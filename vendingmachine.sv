==> flow/design.v <==
module vendingmachine(
  input clk,
  input rst,
  input logic nick_i,
  input logic dime_i,
  input logic quar_i,
  output logic soda_o,
  output logic [2:0] chan_o
  );
  parameter State_0=4'b0000;  
  parameter State_1=4'b0001;  
  parameter State_2=4'b0010;  
  parameter State_3=4'b0011;  
  parameter State_4=4'b0100;  
  parameter State_5=4'b0101;  
  parameter State_6=4'b0110;  
  parameter State_7=4'b0111;  
  parameter State_8=4'b1000;  
  logic [3:0] curr_state;
  logic [3:0] next_state;
  always@(posedge clk)
  begin
    if (rst)
      begin
          curr_state=4'b0000;
          next_state=4'b0000;
      end
    else
      begin
        curr_state = next_state;
        case (curr_state)
          State_0:  
            begin
              if(nick_i)      begin next_state = State_1; end
              else if(dime_i) begin next_state = State_2; end
              else if(quar_i) begin next_state = State_5; end
              else            begin next_state = State_0; end
            soda_o <= 1'b0;
            chan_o <= 3'b000;
            end
          State_1:  
            begin
              if(nick_i)      begin next_state = State_2; end
              else if(dime_i) begin next_state = State_3; end
              else if(quar_i) begin next_state = State_6; end
              else            begin next_state = State_1; end
            soda_o <= 1'b0;
            chan_o <= 3'b000;
            end
          State_2:  
            begin
              if(nick_i)        begin next_state = State_3; end
              else if(dime_i)   begin next_state = State_4; end
              else if(quar_i)   begin next_state = State_7; end
              else              begin next_state = State_2; end
            soda_o <= 1'b0;
            chan_o <= 3'b000;
            end
          State_3:  
            begin
              if(nick_i)       begin next_state = State_4; end
              else if(dime_i)  begin next_state = State_5; end
              else if(quar_i)  begin next_state = State_8; end
              else             begin next_state = State_3; end
            soda_o <= 1'b0;
            chan_o <= 3'b000;
            end
          State_4:  
            begin
              if(nick_i)        begin next_state = State_1; end
              else if(dime_i)   begin next_state = State_2; end
              else if(quar_i)   begin next_state = State_5; end
              else              begin next_state = State_0; end
            soda_o <= 1'b1;
            chan_o <= 3'b000;
            end
          State_5: 
            begin
              if(nick_i)      begin next_state = State_1; end
              else if(dime_i) begin next_state = State_2; end
              else if(quar_i) begin next_state = State_5; end
              else            begin next_state = State_0; end 
            soda_o <= 1'b1;
            chan_o <= 3'b001;
            end
          State_6: 
            begin
              if(nick_i)      begin next_state = State_1; end
              else if(dime_i) begin next_state = State_2; end
              else if(quar_i) begin next_state = State_5; end
              else            begin next_state = State_0; end
            soda_o <= 1'b1;
            chan_o <= 3'b010;
            end
          State_7: 
            begin
              if(nick_i)      begin next_state = State_1; end
              else if(dime_i) begin next_state = State_2; end
              else if(quar_i) begin next_state = State_5; end
              else            begin next_state = State_0; end
            soda_o <= 1'b1;
            chan_o <= 3'b011;
            end
          State_8: 
            begin
              if(nick_i)      begin next_state = State_1;end 
              else if(dime_i) begin next_state = State_2;end
              else if(quar_i) begin next_state = State_5;end
              else            begin next_state = State_0;end 
            soda_o <= 1'b1;
            chan_o <= 3'b100;
            end
        endcase
      end
  end
endmodule : vendingmachine
# Step by step through the tools: vendingmachine
# Tool output for the design above, in the order of the flow.
# Lines are those of the file above, counted from 1.
# Operators: Yosys type, input widths -> output width; for muxes data width and select width s.
# Cell names lack the library's common part.
design:
  design: "vendingmachine"
  clock_port: "clk"
  lib: "sky130hd"
  pvt_corner: "tt_025C_1v80"

# Elaborated design
# Source: Yosys, flattened and elaborated, memories not mapped. Widths are those after wreduce. Registers that Yosys merges into a memory's read port (data or address) are not register bits. Print and check cells do not count. Equal cells are merged and count once.
classes:
  n_eq: 8
  n_mux: 15
  bitwise: 1
  reduce_and_logical: 10
ops:
  columns: ["cell", "n"]
  rows:
  - ["$mux 3", 7]
  - ["$mux 4", 5]
  - ["$eq 4x3->1 const B", 4]
  - ["$pmux 4 s4", 1]
  - ["$pmux 3 s5", 1]
  - ["$reduce_or 5->1", 2]
  - ["$eq 4x2->1 const B", 2]
  - ["$reduce_or 6->1", 1]
  - ["$reduce_bool 5->1", 1]
  - ["$reduce_and 2->1", 2]
  - ["$eq 4x1->1 const B", 1]
  - ["$eq 4x4->1 const B", 1]
  - ["$logic_not 4->1", 1]
  - ["$reduce_bool 4->1", 1]
  - ["$reduce_or 4->1", 1]
  - ["$reduce_bool 2->1", 1]
  - ["$pmux 1 s2", 1]
  - ["$not 1->1", 1]
word_totals:
  regBits: 8
  in_bits: 5
  output_inout_bits: 4
  word_cells: 37

# Longest topological paths
# Yosys ltp: most cells in a row. Word level: on the elaborated netlist, between registers, memories and ports. Mapped: between sequential cells and ports; inverters and the memories' decode and read muxes count.
depth:
  ltp_word: 4
  abc_area: 0
  depth_mapped: 4
  mapped_depth_nobuf: 3

# Mapped cells and area
# Source: synth_stat.txt of the flow (Yosys; design flattened, memories mapped). It holds for the ABC_AREA given above (unset counts as 0); a run with the other value may have another netlist.
# Totals and module areas in this step are rounded.
mapped:
  stdcells: 48
  synth_area_um2: 513
  seq_area_um2: 300
  ff_cells: 13
  n_buf: 3
by_type:
  columns: ["cell", "n", "type_area_um2"]
  rows:
  - ["dfxtp_1", 9, 180.173]
  - ["edfxtp_1", 4, 120.115]
  - ["and2_1", 3, 18.768]
  - ["a21oi_1", 3, 15.014]
  - ["nor4b_2", 1, 15.014]
  - ["nor2b_1", 2, 12.512]
  - ["nor2_1", 3, 11.261]
  - ["nor2_4", 1, 11.261]
  - ["or4_4", 1, 11.261]
  - ["nand3_1", 2, 10.01]
  - ["nor3_1", 2, 10.01]
  - ["o21ai_1", 2, 10.01]
  - ["a221oi_1", 1, 8.758]
  - ["nor4b_1", 1, 8.758]
  - ["o41ai_1", 1, 8.758]
  - ["a22oi_1", 1, 7.507]
  - ["clkbuf_1", 2, 7.507]
  - ["inv_1", 2, 7.507]
# Other cell types: 6; their cells: 7.

# Timing after synthesis
# OpenSTA on the mapped netlist: ideal clock, no wires. The path of least setup slack (recovery checks aside). Input and output delay are each 20% of the period. Register names are those of the netlist, which keeps one name where synthesis merged equal registers.
synth_timing:
  path_kind: "reg-to-reg"
  startpoint: "register next_state"
  endpoint: "register chan_o[0]"
  tclk_ns: 2.06
  setup_time_ns: 0.265
  t_first_pin_ns: 0.000
  t_arrival_ns: 1.071
  required_time_ns: 1.795
  path_slack_ns: 0.724
  path_delay_ns: 1.336
  stages: 4
  path_buffers: 0
  synth_period_reached_ns: 1.336
# "path_delay_ns" is the arrival time less input delay plus setup time.
# "stages": output pins that drive a net of the path, with the launching flip-flop's if there is one; two outputs of one cell count as two.
# "synth_period_reached_ns" is the clock period less the worst setup slack; recovery checks do not enter. This is arithmetic on one report: input and output delays are still those of the set period (20% each).
# An end named without its bit number is one bit of that signal or, where synthesis recoded a state register, one of its new flip-flops.
# Between the ends stands the longest chain of elaborated cells between them, by number of cells; it is not shown to be the way that was timed. Of several equally long chains one is given.
# A line is the first line of the expression or statement that the cell stems from. Yosys adds cells for indexed reads and writes and turns some case tables into memories.
# At most two assigning lines are given for a register; there are more.
# The path ends at the enable pin of a flip-flop; only ways to that pin are counted.
synth_via:
  path_cell_list: "dfxtp_1 -> or4_4 -> nor2_4 -> a21oi_1"
  elab_chain_cells: 4
  cells_between: 12
  cone_lines: 1
  cone_classes: "eq/ne: 8; reduce/logical: 4"
synth_rtl:
  columns: ["item", "line_no", "rtl"]
  rows:
  - ["from (decl)", 20, "logic [3:0] next_state;"]
  - ["from (assign)", 34, "if(nick_i)      begin next_state = State_1; end"]
  - ["from (assign)", 35, "else if(dime_i) begin next_state = State_2; end"]
  - ["$eq 4x3->1", 31, "case (curr_state)"]
  - ["$reduce_or 5->1", null, null]
  - ["$reduce_bool 5->1", null, null]
  - ["$reduce_and 2->1", null, null]
  - ["to (assign)", 39, "chan_o <= 3'b000;"]
  - ["to (assign)", 48, "chan_o <= 3'b000;"]
  - ["to (decl)", 8, "output logic [2:0] chan_o"]

# Path in the finished layout
# Path of least setup slack in the final report of stored run 2 (OpenROAD, finished layout, wires in). Where an end is a register, its clock arrival counts in the times.
layout_timing:
  path_kind: "reg-to-reg"
  startpoint: "register next_state"
  endpoint: "register chan_o[1]"
  tclk_ns: 1.14
  setup_time_ns: 0.25
  t_first_pin_ns: 0.26
  t_arrival_ns: 1.34
  required_time_ns: 1.15
  path_slack_ns: -0.19
  stages: 4
  path_buffers: 0
# An end named without its bit number is one bit of that signal or, where synthesis recoded a state register, one of its new flip-flops.
# At most two assigning lines are given for a register; there are more.
layout_via:
  path_cell_list: "dfxtp_1 -> or4_4 -> nor2_4 -> a21oi_2"
layout_rtl:
  columns: ["item", "line_no", "rtl"]
  rows:
  - ["from (decl)", 20, "logic [3:0] next_state;"]
  - ["from (assign)", 34, "if(nick_i)      begin next_state = State_1; end"]
  - ["from (assign)", 35, "else if(dime_i) begin next_state = State_2; end"]
  - ["to (assign)", 39, "chan_o <= 3'b000;"]
  - ["to (assign)", 48, "chan_o <= 3'b000;"]
  - ["to (decl)", 8, "output logic [2:0] chan_o"]
# No chain of elaborated cells between the ends is given.

Ticket comment

Top module vendingmachine; platform sky130hd; tools Yosys and OpenROAD; 2 stored runs in no particular order. Input and output delays are each 20% of the period that was set; the output load is 0.01 pF.
By "achieved_period_ns" is meant the clock period of the run minus its worst setup slack. This is arithmetic on one report: input and output delays are still those of the set period (20% each).
"worst_path_time_ns" = time allowed to the worst setup path (clock period - input delay - output delay, where it has them) - its slack; a late launch clock adds to it, a late capture clock takes from it.
"power_total_uw": no workload was simulated; the value follows from the tool's default switching activity.
Values from the reports are rounded here.

--- stored run 1 ---
==> flow/run.sh <==
#!/bin/bash
# the make line also repeats the synthesis and layout settings of config.mk as NAME=value (left out here)
make -C /OpenROAD-flow-scripts/flow DESIGN_CONFIG=/design/flow/config.mk WORK_HOME=/design/flow/orfs CLKGATE_MAP_FILE= finish
==> flow/config.mk <==
export PLATFORM = sky130hd
export DESIGN_NAME = vendingmachine
export DESIGN_NICKNAME = vendingmachine
export VERILOG_FILES = /design/flow/design.v
export SDC_FILE = /design/flow/constraint.sdc
export NUM_CORES = 4
export LEC_CHECK = 0
export CAP_MARGIN = 20
export CELL_PAD_IN_SITES_GLOBAL_PLACEMENT = 1
export CORE_ASPECT_RATIO = 0.65
export CORE_MARGIN = 2
export CORE_UTILIZATION = 55
export GPL_ROUTABILITY_DRIVEN = 0
export MAX_ROUTING_LAYER = met5
export MIN_ROUTING_LAYER = met1
export PLACE_DENSITY_LB_ADDON = 0.12
export SETUP_SLACK_MARGIN = 0.17
export SLEW_MARGIN = 20
export TNS_END_PERCENT = 25
==> flow/constraint.sdc <==
create_clock -name core_clock -period 1.5 [get_ports {clk}]
set_input_delay 0.3000 -clock core_clock [delete_from_list [all_inputs] [get_ports {clk}]]
set_output_delay 0.3000 -clock core_clock [all_outputs]
set_load 0.01 [all_outputs]

==> results, as YAML <==
outcome: "stopped before the end: floorplanning reported PDN-0185"

--- stored run 2 ---
==> flow/run.sh <==
#!/bin/bash
# the make line also repeats the synthesis and layout settings of config.mk as NAME=value (left out here)
make -C /OpenROAD-flow-scripts/flow DESIGN_CONFIG=/design/flow/config.mk WORK_HOME=/design/flow/orfs CLKGATE_MAP_FILE= finish
==> flow/config.mk <==
export PLATFORM = sky130hd
export DESIGN_NAME = vendingmachine
export DESIGN_NICKNAME = vendingmachine
export VERILOG_FILES = /design/flow/design.v
export SDC_FILE = /design/flow/constraint.sdc
export NUM_CORES = 4
export LEC_CHECK = 0
export ABC_AREA = 0
export CAP_MARGIN = 20
export CELL_PAD_IN_SITES_GLOBAL_PLACEMENT = 0
export CORE_MARGIN = 2
export CORE_UTILIZATION = 25
export GPL_ROUTABILITY_DRIVEN = 1
export PLACE_DENSITY_LB_ADDON = 0.15
export SETUP_SLACK_MARGIN = 0.09
export SLEW_MARGIN = 25
==> flow/constraint.sdc <==
create_clock -name core_clock -period 1.14 [get_ports {clk}]
set_input_delay 0.2280 -clock core_clock [delete_from_list [all_inputs] [get_ports {clk}]]
set_output_delay 0.2280 -clock core_clock [all_outputs]
set_load 0.01 [all_outputs]

==> results, as YAML <==
results:
  worst_hold_slack_ns: 0.464
  achieved_period_ns: 1.332
  design_die_area_um2: 2430
  synthArea_um2: 513
  timing.setup.tns_ns: -1.42
  final_cell_area_um2: 684
  final_setup_ws_ns: -0.192
  power_total_uw: 903
  worst_path_time_ns: 1.33
  worst_setup_path_type: "reg-to-reg"
  layout_utilization_pct: 35.2
